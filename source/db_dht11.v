==> flow/design.v <==
module clk_div                
    #(parameter CCL_SZ = 50)  
    (CLK, RST_n, 
     O_ST);
    localparam CNT_SZ = $clog2(CCL_SZ);  
    input wire       CLK;      
    input wire       RST_n;    
    output reg       O_ST;     
    reg [CNT_SZ-1:0] cnt_clk;  
    always @(posedge CLK or negedge RST_n) begin
      if (!RST_n)
        begin
          cnt_clk <= {CNT_SZ{1'b0}};
          O_ST <= 1'b0;
        end
      else
        begin
          if (cnt_clk == CCL_SZ - 1'b1)
            begin
              cnt_clk <= {CNT_SZ{1'b0}};
              O_ST <= 1'b1;
            end
          else 
            begin
              cnt_clk <= cnt_clk + 1'b1;
              O_ST <= 1'b0;            
            end
        end
    end
endmodule
module db_dht11
    #(parameter BYTE_SZ  = 8,            
      parameter VALUE_SZ = 2 * BYTE_SZ)  
    (CLK, I_SW, I_KEY, 
     O_LEDR, 
     IO_DHT11);
    input wire       CLK;
    input wire       I_SW;
    input wire [1:0] I_KEY;
    output reg [9:0] O_LEDR;
    inout wire       IO_DHT11;  
    wire [VALUE_SZ-1:0] value;
    wire [9:0]          ledr;
    wire                RST_n;
    top_dht11 top_dht11
        (   
         .CLK(CLK), 
         .RST_n(RST_n), 
         .I_EN(~I_KEY[0]), 
         .O_VALUE(value), 
         .O_ERR(ledr[9]),
         .O_BUSY(ledr[8]), 
         .O_CONV(), 
         .IO_DHT11(IO_DHT11)
        );      
    assign RST_n = I_KEY[1];
    assign ledr[7:0] = I_SW ? value[BYTE_SZ+:BYTE_SZ] : value[BYTE_SZ-1:0];
    always @(posedge CLK or negedge RST_n) begin
      if (!RST_n)
        begin
          O_LEDR <= 10'b0;
        end
      else
        begin
          O_LEDR <= ledr;
        end
    end      
endmodule
module dht11_fsm
    #(parameter DATA_SZ  = 40,           
      parameter BYTE_SZ  = 8,            
      parameter VALUE_SZ = 2 * BYTE_SZ)  
    (CLK, RST_n, I_EN, I_ST, I_RIS, I_FALL, 
     O_DHT11, O_BUSY, O_ERR, O_VALUE, O_CONV);
    localparam CNT_DATA_SZ = $clog2(DATA_SZ);    
    localparam IDLE_V      = 1_000_000;          
    localparam MSTR_LW_V   = 20_000;             
    localparam MSTR_HG_V   = 20;                 
    localparam SEND_1      = 60;                 
    localparam CNT_I_ST_SZ = $clog2(IDLE_V);     
    localparam MSTR_LW_ST  = 50;                 
    localparam CNT_LINE_SZ = $clog2(MSTR_LW_V);  
    localparam ST_SZ   = 8;            
    localparam IDLE    = 8'b00000001;  
    localparam READY   = 8'b00000010;  
    localparam MSTR_LW = 8'b00000100;  
    localparam MSTR_HG = 8'b00001000;  
    localparam SLV_LW  = 8'b00010000;  
    localparam SLV_HG  = 8'b00100000;  
    localparam DATA_TR = 8'b01000000;  
    localparam STOP    = 8'b10000000;  
    input wire                CLK;      
    input wire                RST_n;    
    input wire                I_EN;     
    input wire                I_ST;     
    input wire                I_RIS;    
    input wire                I_FALL;   
    output reg                O_DHT11;  
    output reg                O_BUSY;   
    output reg                O_ERR;    
    output reg [VALUE_SZ-1:0] O_VALUE;  
    output reg                O_CONV;   
    reg [ST_SZ-1:0]       st;            
    reg [ST_SZ-1:0]       nx_st;         
    reg [CNT_I_ST_SZ-1:0] cnt_i_st;      
    reg [CNT_I_ST_SZ-1:0] nx_cnt_i_st;   
    reg                   nx_o_dht11;    
    reg                   nx_o_busy;     
    reg [CNT_LINE_SZ-1:0] cnt_line;      
    reg [CNT_LINE_SZ-1:0] nx_cnt_line;   
    reg                   send;          
    reg                   nx_send;       
    reg [CNT_DATA_SZ-1:0] cnt_data;      
    reg [CNT_DATA_SZ-1:0] nx_cnt_data;   
    reg [DATA_SZ-1:0]     buff_data;     
    reg [DATA_SZ-1:0]     nx_buff_data;  
    reg                   nx_o_err;      
    reg [VALUE_SZ-1:0]    nx_o_value;    
    reg                   nx_o_conv;     
    always @(*) begin
      nx_st        = st;
      nx_cnt_i_st  = cnt_i_st;
      nx_o_dht11   = O_DHT11;
      nx_o_busy    = O_BUSY;
      nx_send      = send;
      nx_cnt_data  = cnt_data;
      nx_o_err     = O_ERR;
      nx_o_value   = O_VALUE;
      nx_buff_data = buff_data;
      nx_o_conv    = O_CONV;
      nx_cnt_line  = cnt_line;
      if (I_ST)
        begin   
          case (st)
             IDLE     : begin
                          nx_cnt_i_st = cnt_i_st + 1'b1;
                          nx_cnt_line = {CNT_LINE_SZ{1'b0}};
                          nx_send = 1'b0;
                          if (cnt_i_st == IDLE_V - 1'b1)
                            begin
                              nx_cnt_i_st = {CNT_I_ST_SZ{1'b0}};
                              nx_o_busy = 1'b0;
                              nx_st = READY;
                            end
                        end
             READY    : begin
                          if (I_EN) 
                            begin
                              nx_o_dht11 = 1'b0;
                              nx_o_busy = 1'b1;
                              nx_o_err = 1'b0;
                              nx_st = MSTR_LW; 
                            end
                        end
             MSTR_LW  : begin
                          nx_cnt_line = cnt_line + 1'b1;
                          if (cnt_line == MSTR_LW_V - 1'b1)
                            begin
                              nx_cnt_line = {CNT_LINE_SZ{1'b0}};
                              nx_o_dht11 = 1'b1;
                              nx_st = MSTR_HG;
                            end
                        end  
             MSTR_HG  : begin
                          nx_cnt_line = cnt_line + 1'b1;
                          if (cnt_line == MSTR_HG_V - 1'b1)
                            begin
                              nx_cnt_line = {CNT_LINE_SZ{1'b0}};
                              nx_st = SLV_LW;
                            end
                        end              
             SLV_LW   : begin
                          nx_cnt_i_st = cnt_i_st + 1'b1;
                          if (cnt_i_st == IDLE_V - 1'b1)
                            begin
                              nx_cnt_i_st = {CNT_I_ST_SZ{1'b0}};
                              nx_o_busy = 1'b0;
                              nx_o_err = 1'b1;
                              nx_st = READY;
                            end
                          if (I_RIS)
                            begin
                              nx_st = SLV_HG;
                            end
                        end
             SLV_HG   : begin
                          if (I_FALL)
                            begin
                              nx_cnt_data = DATA_SZ - 1'b1;
                              nx_buff_data = {DATA_SZ{1'b1}};
                              nx_st = DATA_TR;
                            end
                        end             
             DATA_TR  : begin   
                          if (!send)
                            begin
                              if (I_RIS) 
                                nx_send = 1'b1;                            
                            end
                          else
                            begin
                              nx_cnt_line = cnt_line + 1'b1;
                              if (I_FALL)
                                begin
                                  nx_cnt_data = cnt_data - 1'b1;
                                  nx_cnt_line = {CNT_LINE_SZ{1'b0}};
                                  nx_send = 1'b0;
                                  if (cnt_line < SEND_1)
                                    nx_buff_data = {buff_data[DATA_SZ-2:0], 1'b0};
                                  else 
                                    nx_buff_data = {buff_data[DATA_SZ-2:0], 1'b1};
                                end                            
                            end
                          if (&(!cnt_data) && I_FALL) 
                            begin
                              nx_cnt_data = DATA_SZ - 1'b1;
                              nx_cnt_line = {CNT_LINE_SZ{1'b0}};
                              nx_o_dht11 = 1'b0;
                              nx_st = STOP;
                            end                         
                        end             
             STOP     : begin
                          nx_cnt_line = cnt_line + 1'b1;
                          if (buff_data[4*BYTE_SZ+:BYTE_SZ] + buff_data[3*BYTE_SZ+:BYTE_SZ] +
                              buff_data[2*BYTE_SZ+:BYTE_SZ] + buff_data[BYTE_SZ+:BYTE_SZ] == buff_data[BYTE_SZ-1:0])
                            begin
                              nx_o_err = 1'b0;
                              nx_o_value = {buff_data[4*BYTE_SZ+:BYTE_SZ], buff_data[2*BYTE_SZ+:BYTE_SZ]};
                              nx_o_conv = 1'b1;
                            end
                          else
                            begin
                              nx_o_value = {VALUE_SZ{1'b0}};
                              nx_o_err = 1'b1;
                              nx_o_conv = 1'b0;
                            end   
                          if (cnt_line == MSTR_LW_ST - 1'b1)
                            begin
                              nx_o_dht11 = 1'b1;
                              nx_st = IDLE;
                            end
                        end
             default  : begin
                          nx_st = IDLE;
                          nx_cnt_i_st = {CNT_I_ST_SZ{1'b0}};
                          nx_o_dht11 = 1'b1;
                          nx_o_busy = 1'b0;
                          nx_send = 1'b0;
                          nx_cnt_line = {CNT_LINE_SZ{1'b0}};
                        end
          endcase
        end
    end
    always @(posedge CLK or negedge RST_n) begin
      if (!RST_n)
        begin
          st       <= IDLE;
          cnt_i_st <= {CNT_I_ST_SZ{1'b0}};
          O_DHT11  <= 1'b1;        
          O_BUSY   <= 1'b1;  
          O_ERR    <= 1'b0;
          O_VALUE  <= {VALUE_SZ{1'b0}};
          O_CONV   <= 1'b0;
        end
      else if (I_ST)
        begin
          st       <= nx_st;
          cnt_i_st <= nx_cnt_i_st;
          O_DHT11  <= nx_o_dht11;
          O_BUSY   <= nx_o_busy;
          O_ERR    <= nx_o_err;
          O_VALUE  <= nx_o_value;
          O_CONV   <= nx_o_conv;
        end
    end
    always @(posedge CLK) begin
      cnt_line     <= nx_cnt_line;
      send         <= nx_send;
      cnt_data     <= nx_cnt_data;
      buff_data    <= nx_buff_data;
    end  
endmodule
module top_dht11
    #(parameter CCL_SZ   = 50,           
      parameter DATA_SZ  = 40,           
      parameter BYTE_SZ  = 8,            
      parameter VALUE_SZ = 2 * BYTE_SZ)  
    (CLK, RST_n, I_EN, O_VALUE, 
     O_ERR, O_BUSY, O_CONV, 
     IO_DHT11);
    input wire                 CLK;       
    input wire                 RST_n;     
    input wire                 I_EN;      
    output wire                O_BUSY;    
    output wire                O_ERR;     
    output wire [VALUE_SZ-1:0] O_VALUE;   
    output wire                O_CONV;    
    inout wire                 IO_DHT11;  
    wire strobe;       
    wire dht11_in;     
    wire dht11_out;    
    wire rs_dht11_in;  
    wire fl_dht11_in;  
    reg  cr_dht11_in;  
    reg  pr_dht11_in;  
    clk_div 
        #(
         .CCL_SZ(CCL_SZ)
        )
    clk_div
        (
         .CLK(CLK),
         .RST_n(RST_n),
         .O_ST(strobe) 
        );
    dht11_fsm 
        #(
         .DATA_SZ(DATA_SZ),
         .BYTE_SZ(BYTE_SZ),
         .VALUE_SZ(VALUE_SZ)
        )
    dht11_fsm
        (
         .CLK(CLK),
         .RST_n(RST_n),
         .I_ST(strobe),
         .I_EN(I_EN),
         .I_RIS(rs_dht11_in),
         .I_FALL(fl_dht11_in),
         .O_DHT11(dht11_out),
         .O_BUSY(O_BUSY),
         .O_ERR(O_ERR),
         .O_VALUE(O_VALUE),
         .O_CONV(O_CONV)
        );
    assign dht11_in = IO_DHT11;
    assign IO_DHT11 = dht11_out ? 1'bz : 1'b0;
    assign fl_dht11_in = ~cr_dht11_in &  pr_dht11_in;
    assign rs_dht11_in =  cr_dht11_in & ~pr_dht11_in;
    always @(posedge CLK or negedge RST_n) begin
      if (!RST_n)
        begin
          cr_dht11_in <= 1'b0;
          pr_dht11_in <= 1'b0;
        end
      else if (strobe)
        begin
          cr_dht11_in <= dht11_in;
          pr_dht11_in <= cr_dht11_in;     
        end
    end
endmodule
# [Tool chain data of db_dht11]
# The steps from the RTL of db_dht11 to its reports follow in flow order.
# Lines are those of the file above, counted from 1.
# Cell names lack the library's common part.
# The mark - stands for no value.
[setup] top_module="db_dht11" clock_port="CLK" lib="sky130hd" pvt_corner="tt_025C_1v80"

# [Elaborated design]
# Yosys after proc, flatten, opt, wreduce and memory -nomap, before mapping. Memory bits, and registers merged into a memory's read port (data or address), are not among the register bits. Print and check cells are not counted. Equal cells are merged and count once.
[word_totals] ff_bits=128 input_bits=4 output_inout_bits=11 elab_cells=125
[classes] n_addsub=7 compare=1 n_eq=26 n_mux=47 n_logic=9 n_reduce_logical=20
[ops] cell="40-bit 2-to-1 mux" count=3
[ops] cell="40-bit case mux with 2-bit select" count=1
[ops] cell="15-bit case mux with 5-bit select" count=1
[ops] cell="15-bit 2-to-1 mux" count=5
[ops] cell="8-bit 2-to-1 mux" count=9
[ops] cell="8-bit case mux with 8-bit select" count=1
[ops] cell="20-bit case mux with 2-bit select" count=1
[ops] cell="6-bit 2-to-1 mux" count=5
[ops] cell="8-bit adder" count=3
[ops] cell="20-bit by 1-bit adder with 20-bit output with constant B" count=1
[ops] cell="20-bit equality test with constant B" count=1
[ops] cell="20-bit 2-to-1 mux" count=1
[ops] cell="2-bit != test with constant B" count=9
[ops] cell="16-bit 2-to-1 mux" count=1
[ops] cell="15-bit by 1-bit adder with 15-bit output with constant B" count=1
[ops] cell="15-bit equality test with constant B" count=1
[ops] cell="15-bit by 5-bit equality test with 1-bit output with constant B" count=1
[ops] cell="15-bit by 6-bit less-than comparator with 1-bit output with constant B" count=1
[ops] cell="15-bit by 6-bit equality test with 1-bit output with constant B" count=1
[ops] cell="1-bit 2-to-1 mux" count=14
[ops] cell="6-bit OR reduction" count=2
[ops] cell="6-bit case mux with 2-bit select" count=1
[ops] cell="5-bit AND reduction" count=2
[ops] cell="4-bit AND reduction" count=2
[ops] cell="8-bit by 1-bit equality test with 1-bit output with constant B" count=1
[ops] cell="8-bit by 2-bit equality test with 1-bit output with constant B" count=1
[ops] cell="8-bit by 3-bit equality test with 1-bit output with constant B" count=1
[ops] cell="8-bit by 4-bit equality test with 1-bit output with constant B" count=1
# Not listed: further kinds 27, cells in them 38.

# [Depth]
# Longest topological path by Yosys (ltp), each cell counted once; first at word level (registers and memories cut), then after technology mapping (sequential cells cut; the memories' decode and read muxes count).
[depth] depth_word=6 ABC_AREA=0 mapped_depth=12 ltp_nobuf=11

# [After synthesis]
# Yosys stat after the flow's synthesis: flattened, memories mapped to cells. It holds for the ABC_AREA given above (unset counts as 0); a run with the other value may have another netlist.
# Totals and module areas in this step are rounded.
[mapped] cell_count=509 yosys_area_um2=5803 ffs=119 n_buf=17
[by_type] cell="edfxtp_1" count=56
[by_type] cell="dfrtp_1" count=61
[by_type] cell="fa_1" count=14
[by_type] cell="nand2_1" count=67
[by_type] cell="nand2b_1" count=39
[by_type] cell="xnor2_1" count=23
[by_type] cell="xor2_1" count=18
[by_type] cell="ha_1" count=12
[by_type] cell="nor2_1" count=39
[by_type] cell="o21ai_0" count=29
[by_type] cell="mux2_2" count=8
[by_type] cell="nand3_1" count=18
[by_type] cell="inv_1" count=19
[by_type] cell="o31ai_1" count=9
[by_type] cell="dfstp_2" count=2
[by_type] cell="o21ai_1" count=9
[by_type] cell="clkbuf_1" count=11
[by_type] cell="nor2b_1" count=6
# Other cell types: 36; their cells: 69.
# The figures by module come from a second, unflattened synthesis with its own total; it is not the netlist above.
[hier_totals] hier_cells=560 area_unflattened_um2=6367
# Rows give one instance, submodules left out.
[by_module] module="dht11_fsm" n_inst=1 n_cells=511 area_um2=5660 mod_seq_area_um2=3067
[by_module] module="db_dht11" n_inst=1 n_cells=20 area_um2=385.4 mod_seq_area_um2=250.2
[by_module] module="clk_div #(CCL_SZ=50)" n_inst=1 n_cells=27 area_um2=310.3 mod_seq_area_um2=175.2
[by_module] module="top_dht11" n_inst=1 n_cells=2 area_um2=11.3 mod_seq_area_um2=0.0

# [Worst setup path after synthesis]
# Path of least setup slack by OpenSTA after synthesis, without wires, with an ideal clock, recovery checks aside; 20% of the period is set as input and as output delay. Where synthesis merged equal registers, the netlist keeps one of their names.
[synth_timing] path_kind="register -> register" startpoint="reg top_dht11.dht11_fsm.buff_data[9]" endpoint="reg top_dht11.dht11_fsm.O_VALUE[10]" clock_period_ns=3.5 t_first_pin_ns=0.000 arrival_time_ns=3.207 required_ns=3.417 path_slack_ns=0.210 delay_ns=3.290 path_stages=13 synth_period_reached_ns=3.29
# "delay_ns" is the arrival time less input delay plus setup time.
# "path_stages" counts driving pins, that of a launching flip-flop among them; a cell with two outputs on the path counts twice.
# "synth_period_reached_ns" = period - worst setup slack (recovery checks aside). The figure is calculated, with input and output delays left at 20% of the set period.
# The rows between start and end are the longest chain of elaborated cells between them; the timing report does not say that the signal goes this way. Where chains are equally long, one stands for them.
# A line is the first line of the expression or statement that the cell stems from. Yosys adds cells for indexed reads and writes and turns some case tables into memories.
[synth_between] path_cell_list="edfxtp_1 fa_1 inv_1 fa_1 inv_1 ha_1 fa_1 a31o_2 a31oi_1 xnor2_1 nand3_1 clkbuf_2 o21ai_0" elab_chain_len=3
[synth_rtl] element="from (decl)" line_no=115 source="reg [DATA_SZ-1:0]     buff_data;"
[synth_rtl] element="from (assign)" line_no=280 source="buff_data    <= nx_buff_data;"
[synth_rtl] element="8-bit adder" line_no=224 source="if (buff_data[4*BYTE_SZ+:BYTE_SZ] + buff_data[3*BYTE_SZ+:BYTE_SZ] +"
[synth_rtl] element="8-bit equality test" line_no=224
[synth_rtl] element="16-bit 2-to-1 mux" line_no=224
[synth_rtl] element="to (assign)" line_no=262 source="O_VALUE  <= {VALUE_SZ{1'b0}};"
[synth_rtl] element="to (assign)" line_no=272 source="O_VALUE  <= nx_o_value;"
[synth_rtl] element="to (decl)" line_no=101 source="output reg [VALUE_SZ-1:0] O_VALUE;"

# [Path in the finished layout]
# Path of least setup slack in the final report of stored run 1 (OpenROAD, finished layout, wires in). Where an end is a register, its clock arrival counts in the times.
[layout_timing] path_kind="register -> register" startpoint="reg top_dht11.dht11_fsm.buff_data[9]" endpoint="reg top_dht11.dht11_fsm.O_ERR" clock_period_ns=5.22 t_first_pin_ns=0.42 arrival_time_ns=4.14 required_ns=5.52 path_slack_ns=1.39 path_stages=12
# The rows between start and end are the longest chain of elaborated cells between them; the timing report does not say that the signal goes this way. Where chains are equally long, one stands for them.
[layout_between] path_cell_list="edfxtp_1 fa_1 inv_1 fa_1 inv_1 ha_1 fa_1 a31o_2 a31oi_1 xnor2_1 nand3_1 a31o_2" elab_chain_len=4
[layout_rtl] element="from (decl)" line_no=115 source="reg [DATA_SZ-1:0]     buff_data;"
[layout_rtl] element="from (assign)" line_no=280 source="buff_data    <= nx_buff_data;"
[layout_rtl] element="8-bit adder" line_no=224 source="if (buff_data[4*BYTE_SZ+:BYTE_SZ] + buff_data[3*BYTE_SZ+:BYTE_SZ] +"
[layout_rtl] element="8-bit equality test" line_no=224
[layout_rtl] element="1-bit 2-to-1 mux" line_no=224
[layout_rtl] element="1-bit case mux with 3-bit select" line_no=134 source="case (st)"
[layout_rtl] element="to (assign)" line_no=261 source="O_ERR    <= 1'b0;"
[layout_rtl] element="to (assign)" line_no=271 source="O_ERR    <= nx_o_err;"
[layout_rtl] element="to (decl)" line_no=100 source="output reg                O_ERR;"

# Measured data: module db_dht11, platform sky130hd, 2 stored runs of the flow under differing settings, order arbitrary. Input and output delays are each 20% of the period that was set; the output load is 0.01 pF.
# By "period_reached_ns" is meant the clock period of the run minus its worst setup slack. This is arithmetic on one report: input and output delays are still those of the set period (20% each).
# The results are shown rounded.
run="stored run 1" settings period_ns=5.22 CORE_UTILIZATION=24 SETUP_SLACK_MARGIN=0.57 PLACE_DENSITY_LB_ADDON=0.29 CORE_ASPECT_RATIO=1.12 CORE_MARGIN=10 CELL_PAD_IN_SITES_DETAIL_PLACEMENT=1 TNS_END_PERCENT=5 GPL_TIMING_DRIVEN=1 GPL_ROUTABILITY_DRIVEN=1 CTS_CLUSTER_SIZE=25 SLEW_MARGIN=20 CAP_MARGIN=20
run="stored run 1" results synth_area_um2=5803 design.die.area_um2=30810 finalCellArea_um2=6945 setup_ws_ns=1.388 final_hold_ws_ns=0.389 period_reached_ns=3.832
run="stored run 2" settings period_ns=1.98 CAP_MARGIN=20 CORE_MARGIN=2 CORE_UTILIZATION=40 SLEW_MARGIN=20
run="stored run 2" results synth_area_um2=5803 design.die.area_um2=15490 finalCellArea_um2=7432 setup_ws_ns=-1.346 final_hold_ws_ns=0.385 period_reached_ns=3.326
